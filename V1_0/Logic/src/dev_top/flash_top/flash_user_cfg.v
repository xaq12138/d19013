==> flow/design.v <==
`timescale 1ns/1ps
module flash_user_cfg #
(
    parameter                       U_DLY = 1
)
(
    input                           clk_sys                     , 
    input                           rst_n                       , 
    input                    [15:0] inst_length                 , 
    output reg                      cfgfifo_rd_en               , 
    input                     [7:0] cfgfifo_rd_data             , 
    input                           cfgfifo_empty               , 
    output reg              [511:0] inst_data                   , 
    output reg                      inst_data_valid             , 
    output reg                      user_req                    , 
    input                           user_ack                    , 
    output reg                      user_done                   , 
    output reg                      user_en                     , 
    output reg               [31:0] user_cmd                    , 
    output reg                [7:0] user_wr_data                , 
    input                     [7:0] user_rd_data                , 
    input                           user_rd_data_valid            
);
localparam IDLE    = 4'b0000;
localparam GETINFO = 4'b0001;  
localparam ARBIT   = 4'b0011; 
localparam WRITE   = 4'b0010; 
localparam DONE    = 4'b0110;
reg                           [3:0] c_status                    ; 
reg                           [3:0] n_status                    ; 
reg                           [2:0] getinfo_cnt                 ; 
reg                           [7:0] wrstp_cnt                   ; 
reg                          [15:0] pkg_header                  ; 
reg                           [7:0] wrstep_length               ; 
reg                           [7:0] frame_cnt                   ; 
always @ (posedge clk_sys or negedge rst_n)
begin
    if(rst_n == 1'b0)
        c_status <= #U_DLY IDLE;
    else
        c_status <= #U_DLY n_status;
end
always @ (*)
begin
    case(c_status)
        IDLE    :
            begin
                if(cfgfifo_empty == 1'b0)
                    n_status = GETINFO;
                else
                    n_status = IDLE;
            end
        GETINFO :
            begin
                if(getinfo_cnt > 3'd4)
                    begin
                        if((pkg_header != 16'h0005) && (pkg_header != 16'h0007) && (pkg_header != 16'h000a))  
                            n_status = IDLE;
                        else
                            n_status = ARBIT;
                    end
                else
                    n_status = GETINFO;
            end
        ARBIT   :
            begin
                if(user_ack == 1'b1)
                    n_status = WRITE;
                else
                    n_status = ARBIT;
            end
        WRITE   :
            begin
                if(wrstp_cnt >= wrstep_length + 8'd1)
                    n_status = DONE;
                else
                    n_status = WRITE;
            end
        DONE    : n_status = IDLE;
        default : n_status = IDLE;
    endcase
end
always @ (posedge clk_sys or negedge rst_n)
begin
    if(rst_n == 1'b0)
        getinfo_cnt <= #U_DLY 3'd0;
    else
        begin
            if(c_status == GETINFO)
                getinfo_cnt <= #U_DLY getinfo_cnt + 3'd1;
            else
                getinfo_cnt <= #U_DLY 3'd0;
        end
end
always @ (posedge clk_sys or negedge rst_n)
begin
    if(rst_n == 1'b0)
        wrstp_cnt <= #U_DLY 8'd0;
    else
        begin
            if(c_status == WRITE)
                wrstp_cnt <= #U_DLY wrstp_cnt + 8'd1;
            else
                wrstp_cnt <= #U_DLY 8'd0;
        end
end
always @ (posedge clk_sys or negedge rst_n)
begin
    if(rst_n == 1'b0)
        cfgfifo_rd_en <= #U_DLY 1'b0;
    else
        begin
            if(((c_status == GETINFO) && (getinfo_cnt <= 3'd1)) || ((c_status == WRITE) && (wrstp_cnt <= wrstep_length - 8'd1)))
                cfgfifo_rd_en <= #U_DLY 1'b1;
            else
                cfgfifo_rd_en <= #U_DLY 1'b0;
        end
end
always @ (posedge clk_sys or negedge rst_n)
begin
    if(rst_n == 1'b0)
        pkg_header <= #U_DLY 16'd0;
    else
        begin
            if((getinfo_cnt >= 3'd2) && (getinfo_cnt <= 3'd3))
                pkg_header <= #U_DLY {pkg_header[7:0],cfgfifo_rd_data[7:0]};
            else
                ;
        end
end
always @ (posedge clk_sys or negedge rst_n)
begin
    if(rst_n == 1'b0)
        wrstep_length <= #U_DLY 8'd0;
    else
        begin
            if(getinfo_cnt == 3'd4)
                case(pkg_header)
                    16'h0005    : wrstep_length <= #U_DLY 8'd6;
                    16'h0007    : wrstep_length <= #U_DLY inst_length[7:0] + 8'd6;
                    16'h000a    : wrstep_length <= #U_DLY inst_length[7:0] + 8'd6;
                    default     : wrstep_length <= #U_DLY 8'd0;
                endcase
            else
                ;
        end
end
always @ (posedge clk_sys or negedge rst_n)
begin
    if(rst_n == 1'b0)
        user_req <= #U_DLY 1'b0;
    else
        begin
            if(c_status == ARBIT)
                user_req <= #U_DLY 1'b1;
            else
                user_req <= #U_DLY 1'b0;
        end
end
always @ (posedge clk_sys or negedge rst_n)
begin
    if(rst_n == 1'b0)
        user_en <= #U_DLY 1'b0;
    else
        begin
            if((c_status == WRITE) && (wrstp_cnt >= 8'd4) && (wrstp_cnt <= wrstep_length + 8'd1))
                user_en <= #U_DLY 1'b1;
            else
                user_en <= #U_DLY 1'b0;
        end
end
always @ (posedge clk_sys or negedge rst_n)
begin
    if(rst_n == 1'b0)
        user_cmd <= #U_DLY 32'd0;
    else
        begin
            if((c_status == WRITE) && (wrstp_cnt == 8'd3))
                begin
                    if(pkg_header == 16'h000a)
                        user_cmd[31] <= #U_DLY 1'b1;
                    else
                        user_cmd[31] <= #U_DLY 1'b0;
                    user_cmd[23:16] <= #U_DLY wrstep_length - 8'd2;
                    if(pkg_header == 16'h0005)
                        user_cmd[15:0] <= #U_DLY {4'd0,cfgfifo_rd_data[7:0],4'b0};  
                    else
                        user_cmd[15:0] <= #U_DLY {1'b1,cfgfifo_rd_data[7:0],7'd0};  
                end
            else
                ;
        end
end
always @ (posedge clk_sys or negedge rst_n)
begin
    if(rst_n == 1'b0)
        user_wr_data <= #U_DLY 8'd0;
    else
        user_wr_data <= #U_DLY cfgfifo_rd_data;
end
always @ (posedge clk_sys or negedge rst_n)
begin
    if(rst_n == 1'b0)
        user_done <= #U_DLY 1'b0;
    else
        begin
            if(c_status == DONE)
                user_done <= #U_DLY 1'b1;
            else
                user_done <= #U_DLY 1'b0;
        end
end
always @ (posedge clk_sys or negedge rst_n)
begin
    if(rst_n == 1'b0)
        frame_cnt <= #U_DLY 8'd0;
    else
        begin
            if(user_rd_data_valid == 1'b1)
                begin
                    if(frame_cnt < inst_length[7:0] + 8'd3)
                        frame_cnt <= #U_DLY frame_cnt + 8'd1;
                    else
                        frame_cnt <= #U_DLY 8'd0;
                end
            else
                ;
        end
end
always @ (posedge clk_sys or negedge rst_n)
begin
    if(rst_n == 1'b0)
        inst_data <= #U_DLY 512'd0;
    else
        begin
            if((user_rd_data_valid == 1'b1) && (frame_cnt > 8'd3))
                inst_data[(67-frame_cnt)*8+:8] <= #U_DLY user_rd_data;
            else
                ;
        end
end
always @ (posedge clk_sys or negedge rst_n)
begin
    if(rst_n == 1'b0)
        inst_data_valid <= #U_DLY 1'b0;
    else
        begin
            if((frame_cnt == inst_length[7:0] + 8'd3) && (user_rd_data_valid == 1'b1))
                inst_data_valid <= #U_DLY 1'b1;
            else
                inst_data_valid <= #U_DLY 1'b0;
        end
end
endmodule 
# Step by step through the tools: flash_user_cfg
# What the tools print for flash_user_cfg, step after step.
# Line numbers count from 1 in the design file above.
# Operators carry their Yosys type and port widths (W data, S select, Z words).
# Library cell names are shortened.
# The mark -- stands for no value.
dict set report design {
  design {flash_user_cfg}
  clk_port {clk_sys}
  lib {sky130hd}
  corner {tt_025C_1v80}
}

# After elaboration
# Source: Yosys, flattened and elaborated, memories not mapped. Widths are those after wreduce; folded enables and synchronous resets count as part of the registers. Registers that Yosys merges into a memory's read port (data or address) are not register bits. Print and check cells do not count. Equal cells are merged and count once.
dict set report op_classes {
  bitwise 3
  n_reduce_logical 13
  n_cmp 10
  addsub 10
  n_mux 17
  shifts 2
  n_eq 13
}
# operator n
set ops {}
lappend ops {{$and A512 B512 Y512} 1}
lappend ops {{$or A512 B512 Y512} 1}
lappend ops {{$not A512 Y512} 1}
lappend ops {{$shift A8 B33 Y512} 1}
lappend ops {{$shift A8 B33 Y512 const A} 1}
lappend ops {{$neg A32 Y33} 1}
lappend ops {{$eq A16 B3 Y1 const B} 2}
lappend ops {{$ne A16 B3 Y1 const B} 2}
lappend ops {{$add A8 B1 Y8 const B} 3}
lappend ops {{$eq A16 B4 Y1 const B} 1}
lappend ops {{$ne A16 B4 Y1 const B} 1}
lappend ops {{$le A8 B8 Y1} 2}
lappend ops {{$pmux W8 S2} 1}
lappend ops {{$mux W16} 1}
lappend ops {{$mux W8} 2}
lappend ops {{$pmux W3 S4} 1}
lappend ops {{$logic_and A1 B1 Y1} 10}
lappend ops {{$sub A7 B8 Y9 const A} 1}
lappend ops {{$sub A8 B1 Y8 const B} 1}
lappend ops {{$add A8 B2 Y8 const B} 1}
lappend ops {{$sub A8 B2 Y8 const B} 1}
lappend ops {{$gt A8 B2 Y1 const B} 1}
lappend ops {{$eq A8 B2 Y1 const B} 1}
lappend ops {{$add A8 B3 Y8 const B} 1}
lappend ops {{$ge A8 B3 Y1 const B} 1}
lappend ops {{$ge A8 B8 Y1} 1}
lappend ops {{$lt A8 B8 Y1} 1}
lappend ops {{$eq A8 B8 Y1} 1}
# Other operator kinds: 14; their cells: 25.
dict set report word_totals {
  regBits 596
  output_inout_bits 557
}

# Longest topological paths
# Depth = most cells in a row (Yosys ltp): at word level without a register or memory, in the mapped netlist without a sequential cell, where the memories' decode and read muxes count.
dict set report depth {
  depth_word 6
  ABC_AREA 0
  ltp_mapped 15
  mapped_depth_nobuf 13
}

# After synthesis
# Source: synth_stat.txt of the flow (Yosys; design flattened, memories mapped). It holds for the ABC_AREA given above (unset counts as 0); a run with the other value may have another netlist.
dict set report synth_totals {
  seq_area_mm2 0.0148655
  yosys_area_mm2 0.0249277
  stdcells 1735
  flip_flops 594
  buf_cells 109
}
# cell_type n type_area_um2
set by_type {}
lappend by_type {dfrtp_1 593 1.48E+04}
lappend by_type {mux2_2 520 5.86E+03}
lappend by_type {ha_1 48 600.576}
lappend by_type {nor4_4 17 361.597}
lappend by_type {clkbuf_1 72 270.259}
lappend by_type {nand2_1 70 262.752}
lappend by_type {xnor2_1 24 210.202}
lappend by_type {nand3_1 36 180.173}
lappend by_type {xor2_1 19 166.41}
lappend by_type {o21ai_0 29 145.139}
lappend by_type {nor2_1 36 135.13}
lappend by_type {nand3_2 12 120.115}
lappend by_type {inv_1 29 108.854}
lappend by_type {nand4_1 16 100.096}
lappend by_type {buf_4 13 97.594}
lappend by_type {o31ai_1 12 90.086}
lappend by_type {a21oi_1 17 85.082}
lappend by_type {nor3_1 16 80.077}
# Not listed: further types 52, cells in them 156.

# Worst setup path after synthesis
# Path of least setup slack by OpenSTA after synthesis, without wires, with an ideal clock, recovery checks aside; 20% of the period is set as input and as output delay. Where synthesis merged equal registers, the netlist keeps one of their names.
dict set report synth_timing {
  kind {flip-flop to flip-flop}
  from {reg frame_cnt[2]}
  to {reg inst_data[314]}
  path_stages 14
  launch_ns 0.000
  path_buffers 1
  path_delay_ns 4.505
  t_arrival_ns 4.377
  period_ns 5.73
  slack_ns 1.225
  period_less_setup_slack_ns 4.505
}
# "path_delay_ns" = arrival - input delay + setup time.
# "path_stages": output pins that drive a net of the path, with the launching flip-flop's if there is one; two outputs of one cell count as two.
# "period_less_setup_slack_ns" is the clock period less the worst setup slack; recovery checks do not enter. This is arithmetic on one report: input and output delays are still those of the set period (20% each).
# Between the ends stands the longest chain of elaborated cells between them, by number of cells; it is not shown to be the way that was timed. Of several equally long chains one is given.
# A line is the first line of the expression or statement that the cell stems from. Yosys adds cells for indexed reads and writes and turns some case tables into memories.
# A register here has more assigning lines than the two given.
# Where a signal picks the word or bit written, the line may be left out of the assigning lines.
dict set report synth_between {
  cell_sequence {dfrtp_1 > buf_4 > clkinv_1 > ha_1 > and4bb_1 > nand3b_1 > or2_2 > ha_1 > or4_1 > a211oi_4 > nand3_1 > nor3_2 > nand3_2 > mux2_1}
  elab_chain_cells 6
  cells_between 9
  cone_classes {add/sub (2); compare (1); shift (2); logic (3); reduce/logical (1)}
}
# item line_no
set synth_lines {}
lappend synth_lines {{start, declared} 35} ;# reg                           [7:0] frame_cnt                   ;
lappend synth_lines {{start, assigned} 216} ;# frame_cnt <= #U_DLY 8'd0;
lappend synth_lines {{start, assigned} 222} ;# frame_cnt <= #U_DLY frame_cnt + 8'd1;
lappend synth_lines {{$sub A7 B8 Y9} 237} ;# inst_data[(67-frame_cnt)*8+:8] <= #U_DLY user_rd_data;
lappend synth_lines {{$neg A32 Y33} 237}
lappend synth_lines {{$shift A8 B33 Y512} 237}
lappend synth_lines {{$not A512 Y512} 237}
lappend synth_lines {{$and A512 B512 Y512} 237}
lappend synth_lines {{$or A512 B512 Y512} 237}
lappend synth_lines {{end, assigned} 233} ;# inst_data <= #U_DLY 512'd0;
lappend synth_lines {{end, declared} 13} ;# output reg              [511:0] inst_data                   ,

# Worst path after layout
# From the final timing report of flow run 1: the path of least setup slack in the routed layout; clock arrival at registers is part of the times.
dict set report layout_timing {
  kind {flip-flop to flip-flop}
  from {reg frame_cnt[2]}
  to {reg inst_data[297]}
  period_ns 5.21
  path_buffers 0
  path_stages 13
  t_arrival_ns 5.59
  slack_ns 0.07
  launch_ns 0.57
}
# Between the ends stands the longest chain of elaborated cells between them, by number of cells; it is not shown to be the way that was timed. Of several equally long chains one is given.
# A register here has more assigning lines than the two given.
# Where a signal picks the word or bit written, the line may be left out of the assigning lines.
dict set report layout_between {
  cell_sequence {dfrtp_1 > clkinv_1 > ha_1 > and4bb_1 > nand3b_1 > or2_2 > ha_1 > or4_1 > a211oi_4 > nand3_1 > nor3_2 > nand3_2 > mux2_2}
  elab_chain_cells 6
  cells_between 9
  cone_classes {add/sub (2); compare (1); shift (2); logic (3); reduce/logical (1)}
}
# item line_no
set layout_lines {}
lappend layout_lines {{start, declared} 35} ;# reg                           [7:0] frame_cnt                   ;
lappend layout_lines {{start, assigned} 216} ;# frame_cnt <= #U_DLY 8'd0;
lappend layout_lines {{start, assigned} 222} ;# frame_cnt <= #U_DLY frame_cnt + 8'd1;
lappend layout_lines {{$sub A7 B8 Y9} 237} ;# inst_data[(67-frame_cnt)*8+:8] <= #U_DLY user_rd_data;
lappend layout_lines {{$neg A32 Y33} 237}
lappend layout_lines {{$shift A8 B33 Y512} 237}
lappend layout_lines {{$not A512 Y512} 237}
lappend layout_lines {{$and A512 B512 Y512} 237}
lappend layout_lines {{$or A512 B512 Y512} 237}
lappend layout_lines {{end, assigned} 233} ;# inst_data <= #U_DLY 512'd0;
lappend layout_lines {{end, declared} 13} ;# output reg              [511:0] inst_data                   ,

FLOW RESULTS
============

flash_user_cfg through Yosys and OpenROAD on sky130hd: 2 stored runs, unordered, with their settings and measured results. The constraints put input and output delay at 20% of the set period each and load the outputs with 0.01 pF.

[flow] flow run 1: files
==> flow/run.sh <==
#!/bin/bash
# the make line also repeats the synthesis and layout settings of config.mk as NAME=value (left out here)
make -C /OpenROAD-flow-scripts/flow DESIGN_CONFIG=/design/flow/config.mk WORK_HOME=/design/flow/orfs CLKGATE_MAP_FILE= finish
==> flow/config.mk <==
export PLATFORM = sky130hd
export DESIGN_NAME = flash_user_cfg
export DESIGN_NICKNAME = flash_user_cfg
export VERILOG_FILES = /design/flow/design.v
export SDC_FILE = /design/flow/constraint.sdc
export NUM_CORES = 4
export LEC_CHECK = 0
export CAP_MARGIN = 35
export CORE_ASPECT_RATIO = 0.85
export CORE_MARGIN = 3
export CORE_UTILIZATION = 33
export CTS_CLUSTER_DIAMETER = 113
export CTS_CLUSTER_SIZE = 19
export MAX_ROUTING_LAYER = met5
export MIN_ROUTING_LAYER = met1
export PLACE_DENSITY_LB_ADDON = 0.1
export SETUP_SLACK_MARGIN = -0.5
export SLEW_MARGIN = 25
==> flow/constraint.sdc <==
create_clock -name core_clock -period 5.21 [get_ports {clk_sys}]
set_input_delay 1.0420 -clock core_clock [delete_from_list [all_inputs] [get_ports {clk_sys}]]
set_output_delay 1.0420 -clock core_clock [all_outputs]
set_load 0.01 [all_outputs]

[flow] flow run 1: metrics
[metrics] setup_worst_slack_ns = 0.071
[metrics] total_die_area_mm2 = 0.0788831
[metrics] fin_util_pct = 44.3
[metrics] yosys.chip_area_mm2 = 0.0249277

[flow] flow run 2: files
==> flow/run.sh <==
#!/bin/bash
# the make line also repeats the synthesis and layout settings of config.mk as NAME=value (left out here)
make -C /OpenROAD-flow-scripts/flow DESIGN_CONFIG=/design/flow/config.mk WORK_HOME=/design/flow/orfs CLKGATE_MAP_FILE= finish
==> flow/config.mk <==
export PLATFORM = sky130hd
export DESIGN_NAME = flash_user_cfg
export DESIGN_NICKNAME = flash_user_cfg
export VERILOG_FILES = /design/flow/design.v
export SDC_FILE = /design/flow/constraint.sdc
export NUM_CORES = 4
export LEC_CHECK = 0
export CAP_MARGIN = 20
export CORE_ASPECT_RATIO = 1.19
export CORE_MARGIN = 4
export CORE_UTILIZATION = 44
export GPL_ROUTABILITY_DRIVEN = 1
export GPL_TIMING_DRIVEN = 0
export MAX_ROUTING_LAYER = met5
export MIN_ROUTING_LAYER = met2
export SETUP_SLACK_MARGIN = 1.51
export SLEW_MARGIN = 20
==> flow/constraint.sdc <==
create_clock -name core_clock -period 7.52 [get_ports {clk_sys}]
set_input_delay 1.5040 -clock core_clock [delete_from_list [all_inputs] [get_ports {clk_sys}]]
set_output_delay 1.5040 -clock core_clock [all_outputs]
set_load 0.01 [all_outputs]

[flow] flow run 2: metrics
[metrics] setup_worst_slack_ns = 1.858
[metrics] total_die_area_mm2 = 0.0605411
[metrics] fin_util_pct = 60.7
[metrics] yosys.chip_area_mm2 = 0.0249277
