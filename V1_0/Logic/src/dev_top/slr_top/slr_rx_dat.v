==> flow/design.v <==
`timescale 1ns/1ps
module slr_rx_dat #
(
    parameter                       U_DLY = 1
)
(
    input                           clk_sys                     , 
    input                           rst_n                       , 
    input                    [63:0] local_time                  , 
    input                     [7:0] cfg_ins_length              , 
    input                           cfg_keyer_sel               ,
    input                     [7:0] cfg_pcm_header              , 
    input                     [7:0] cfg_dy_header               , 
    input                     [7:0] rx_data                     , 
    input                           rx_data_valid               , 
    output reg              [575:0] rxins_data                  , 
    output reg                      rxins_data_valid              
);
reg                          [15:0] overtime_cnt                ; 
reg                           [7:0] step_data                   ; 
reg                           [7:0] step_cnt                    ; 
always @ (posedge clk_sys or negedge rst_n)
begin
    if(rst_n == 1'b0)
        overtime_cnt <= #U_DLY 16'd0;
    else
        begin
            if(rx_data_valid == 1'b1)
                overtime_cnt <= #U_DLY 16'd0;
            else if(overtime_cnt < 16'd9735)  
                overtime_cnt <= #U_DLY overtime_cnt + 16'd1;
            else
                ;
        end
end
always @ (posedge clk_sys or negedge rst_n)
begin
    if(rst_n == 1'b0)
        step_data <= #U_DLY 8'd0;
    else
        begin
            if(cfg_keyer_sel == 1'b1)
                step_data <= #U_DLY cfg_ins_length - cfg_pcm_header;
            else
                step_data <= #U_DLY cfg_ins_length - cfg_dy_header;
        end
end
always @ (posedge clk_sys or negedge rst_n)
begin
    if(rst_n == 1'b0)
        step_cnt <= #U_DLY 8'd0;
    else
        begin 
            if(rx_data_valid == 1'b1)
                begin
                    if(step_cnt < step_data - 8'd1)
                        step_cnt <= step_cnt + 8'd1;
                    else
                        step_cnt <= #U_DLY 8'd0;
                end
            else if(overtime_cnt >= 16'd9735)
                step_cnt <= #U_DLY 8'd0;
            else
                ;
        end
end
always @ (posedge clk_sys or negedge rst_n)
begin
    if(rst_n == 1'b0)
        rxins_data <= #U_DLY 576'd0;
    else
        begin
            if(step_cnt == 8'd0)
                rxins_data[575:512] <= #U_DLY local_time;
            else
                ;
            if(rx_data_valid == 1'b1)
                rxins_data[(63-step_cnt)*8+:8] <= #U_DLY rx_data;
            else
                ;
        end
end
always @ (posedge clk_sys or negedge rst_n)
begin
    if(rst_n == 1'b0)
        rxins_data_valid <= #U_DLY 1'b0;
    else
        begin
            if((rx_data_valid == 1'b1) && (step_cnt == step_data - 8'd1))
                rxins_data_valid <= #U_DLY 1'b1;
            else
                rxins_data_valid <= #U_DLY 1'b0;
        end
end
endmodule 
## From RTL to reports: slr_rx_dat

Tool output for the design above, in the order of the flow.
Lines are those of the file above, counted from 1.
Operators: Yosys type, input widths -> output width; for muxes data width and select width s.
Cell names lack the library's common part.
The mark - stands for no value.

- Design top: slr_rx_dat
- Clock input: clk_sys
- Library: sky130hd
- Timing corner: tt_025C_1v80

## Word-level counts

Counts by Yosys on the flattened word-level netlist (proc, flatten, opt, wreduce; memories kept). Register bits leave out memories and registers merged into their read ports (data or address). Print and check cells are left out. Cells with the same type and inputs are merged into one.

- Bits in registers: 609
- Input bits: 100
- Word-level cells: 35

- Add/sub/neg operators: 7
- Magnitude comparators: 3
- Equal/unequal tests: 1
- Shift operators: 2
- Multiplexer cells: 9
- Bitwise gates (word level): 3
- Reduce/logical cells: 4

Operators by type and width:

| operator | count |
|---|---|
| $and 576x576->576 | 1 |
| $or 576x576->576 | 1 |
| $not 576->576 | 1 |
| $shift 8x33->576 | 1 |
| $shift 8x33->576 const A | 1 |
| $mux 576 | 1 |
| $mux 64 | 1 |
| $neg 32->33 | 1 |
| $mux 16 | 2 |
| $mux 8 | 4 |
| $add 16x1->16 const B | 1 |
| $ge 16x14->1 const B | 1 |
| $lt 16x14->1 const B | 1 |
| $sub 8x8->8 | 2 |
| $sub 6x8->9 const A | 1 |
| $add 8x1->8 const B | 1 |
| $sub 8x1->8 const B | 1 |
| $lt 8x8->1 | 1 |
| $eq 8x8->1 | 1 |
| $logic_not 8->1 | 1 |
| $reduce_bool 2->1 | 2 |
| $logic_and 1x1->1 | 1 |
| $mux 1 | 1 |

## Logic depth

Depth = most cells in a row (Yosys ltp): at word level without a register or memory, in the mapped netlist without a sequential cell, where the memories' decode and read muxes count.

- Depth after elaboration: 7
- ABC_AREA: 0
- Gate-level depth with buffers: 16
- Mapped depth without buffers: 11

## After synthesis

Source: synth_stat.txt of the flow (Yosys; design flattened, memories mapped). It holds for the ABC_AREA given above (unset counts as 0); a run with the other value may have another netlist.

Cells by type:

| type | count |
|---|---|
| dfrtp_1 | 609 |
| mux2_2 | 521 |
| mux2i_1 | 56 |
| nor3_4 | 30 |
| mux2_4 | 24 |
| clkbuf_1 | 91 |
| ha_1 | 26 |
| a21oi_1 | 57 |
| nor4_4 | 12 |
| nor2_1 | 63 |
| nand2_1 | 36 |
| nand3_1 | 27 |
| nand4_1 | 21 |
| xnor2_1 | 13 |
| xor2_1 | 13 |
| nor3_1 | 22 |
| or4_1 | 12 |
| nor4_1 | 14 |

Other cell types: 46; their cells: 158.

- Cells in the netlist: 1805
- Mapped area: 0.0259436 mm²
- Flip-flops: 609
- Buffer cells: 126

## Path before layout

OpenSTA on the mapped netlist: ideal clock, no wires. The path of least setup slack (recovery checks aside). Input and output delay are each 20% of the period. Register names are those of the netlist, which keeps one name where synthesis merged equal registers.

- Kind: reg2reg
- Start point: register step_cnt[6]
- End point: register rxins_data[336]
- Clock period: 4.01 ns
- Time at the first pin: 0.000 ns
- Arrival: 3.659 ns
- Path slack: 0.226 ns
- Delay of the path: 3.784 ns
- Stages on the path: 13
- Synthesis period reached: 3.784 ns

"delay of the path" = arrival - input delay + setup time.
"stages on the path": output pins that drive a net of the path, with the launching flip-flop's if there is one; two outputs of one cell count as two.
"synthesis period reached" = period - worst setup slack (recovery checks aside). The figure is calculated, with input and output delays left at 20% of the set period.
The rows between start and end are the longest chain of elaborated cells between them; the timing report does not say that the signal goes this way. Where chains are equally long, one stands for them.
A line is the first line of the expression or statement that the cell stems from. Yosys adds cells for indexed reads and writes and turns some case tables into memories.
At most two assigning lines are given for a register; there are more.
Where a signal picks the word or bit written, the line may be left out of the assigning lines.

- Cells stage by stage: dfrtp_1 -> clkbuf_1 -> inv_1 -> ha_1 -> clkbuf_1 -> nand3_1 -> ha_1 -> or4_1 -> nor3_2 -> o2111ai_2 -> buf_4 -> nor4_4 -> mux2_2
- Cells in the longest elaborated chain: 6
- Elaborated cells on any way between the ends: 7
- RTL lines with such cells: 1
- Classes of those cells: add/sub (2); shift (2); logic (3)

RTL lines, path after synthesis:

| what | line | source |
|---|---|---|
| start, declared | 21 | `reg                           [7:0] step_cnt                    ;` |
| start, assigned | 51 | `step_cnt <= #U_DLY 8'd0;` |
| start, assigned | 57 | `step_cnt <= step_cnt + 8'd1;` |
| $sub 6x8->9 | 78 | `rxins_data[(63-step_cnt)*8+:8] <= #U_DLY rx_data;` |
| $neg 32->33 | 78 |  |
| $shift 8x33->576 | 78 |  |
| $not 576->576 | 78 |  |
| $and 576x576->576 | 78 |  |
| $or 576x576->576 | 78 |  |
| end, assigned | 70 | `rxins_data <= #U_DLY 576'd0;` |
| end, declared | 16 | `output reg              [575:0] rxins_data                  ,` |

## Worst path after layout

From the final timing report of run A: the path of least setup slack in the routed layout; clock arrival at registers is part of the times.

- Kind: reg2reg
- Start point: register step_cnt[5]
- End point: register rxins_data[266]
- Clock period: 3.99 ns
- Time at the first pin: 0.61 ns
- Arrival: 3.92 ns
- Path slack: 0.56 ns
- Stages on the path: 15

The rows between start and end are the longest chain of elaborated cells between them; the timing report does not say that the signal goes this way. Where chains are equally long, one stands for them.
At most two assigning lines are given for a register; there are more.
Where a signal picks the word or bit written, the line may be left out of the assigning lines.

- Cells stage by stage: dfrtp_1 -> nand4_1 -> nor2_4 -> nand2_2 -> inv_2 -> ha_4 -> nand2b_4 -> or4_4 -> nor3_4 -> buf_6 -> o2111ai_4 -> buf_12 -> buf_16 -> or3_4 -> mux2_2
- Cells in the longest elaborated chain: 6
- Elaborated cells on any way between the ends: 7
- RTL lines with such cells: 1
- Classes of those cells: add/sub (2); shift (2); logic (3)

RTL lines, path after layout:

| what | line | source |
|---|---|---|
| start, declared | 21 | `reg                           [7:0] step_cnt                    ;` |
| start, assigned | 51 | `step_cnt <= #U_DLY 8'd0;` |
| start, assigned | 57 | `step_cnt <= step_cnt + 8'd1;` |
| $sub 6x8->9 | 78 | `rxins_data[(63-step_cnt)*8+:8] <= #U_DLY rx_data;` |
| $neg 32->33 | 78 |  |
| $shift 8x33->576 | 78 |  |
| $not 576->576 | 78 |  |
| $and 576x576->576 | 78 |  |
| $or 576x576->576 | 78 |  |
| end, assigned | 70 | `rxins_data <= #U_DLY 576'd0;` |
| end, declared | 16 | `output reg              [575:0] rxins_data                  ,` |

FLOW RESULTS
============

Module slr_rx_dat, platform sky130hd: 2 stored runs of the flow (Yosys, OpenROAD) with differing settings, in no particular order. Input and output delays are each 20% of the period that was set; the output load is 0.01 pF.
"reached clock period": clock period set for the run, less the worst setup slack. It is reckoned from that one timing run; input and output delays stay at 20% of the period that was set.
"critical setup path time" = time allowed to the worst setup path (clock period - input delay - output delay, where it has them) - its slack; a late launch clock adds to it, a late capture clock takes from it.
"total power after layout": no workload was simulated; the value follows from the tool's default switching activity.
A setting shown as n/a is not set for that run.
A result given as n/a is not shown for that run.

| item | run A | run B |
|---|---|---|
| period_ns | 3.99 | 2.31 |
| CORE_UTILIZATION | 29 | 66 |
| SETUP_SLACK_MARGIN | 0.88 | n/a |
| PLACE_DENSITY_LB_ADDON | 0.07 | 0.24 |
| CORE_ASPECT_RATIO | 0.81 | n/a |
| CORE_MARGIN | 8 | 3 |
| CELL_PAD_IN_SITES_GLOBAL_PLACEMENT | 3 | 0 |
| TNS_END_PERCENT | 45 | 40 |
| CTS_CLUSTER_DIAMETER | 228 | n/a |
| SLEW_MARGIN | 20 | 0 |
| MIN_ROUTING_LAYER | met1 | met2 |
| CAP_MARGIN | 20 | 20 |
| CELL_PAD_IN_SITES_DETAIL_PLACEMENT | n/a | 1 |
| ABC_AREA | n/a | 0 |
| GPL_TIMING_DRIVEN | n/a | 1 |
| GPL_ROUTABILITY_DRIVEN | n/a | 1 |
| CTS_CLUSTER_SIZE | n/a | 14 |
| MAX_ROUTING_LAYER | n/a | met4 |
| standard-cell area after layout (mm²) | 0.0395417 | n/a |
| worst setup slack after layout (ns) | 0.562 | n/a |
| reached clock period (ns) | 3.428 | n/a |
| netlist area reported by Yosys (mm²) | 0.0259436 | n/a |
| critical setup path time (ns) | 3.43 | n/a |
| worst path kind | reg2reg | n/a |
| utilization (%) | 44.7 | n/a |
| total power after layout (mW) | 22.267 | n/a |
| total die area (mm²) | 0.0993417 | n/a |
| final setup TNS (ns) | 0.000 | n/a |

Run B: did not finish, placement stopped with a tool error
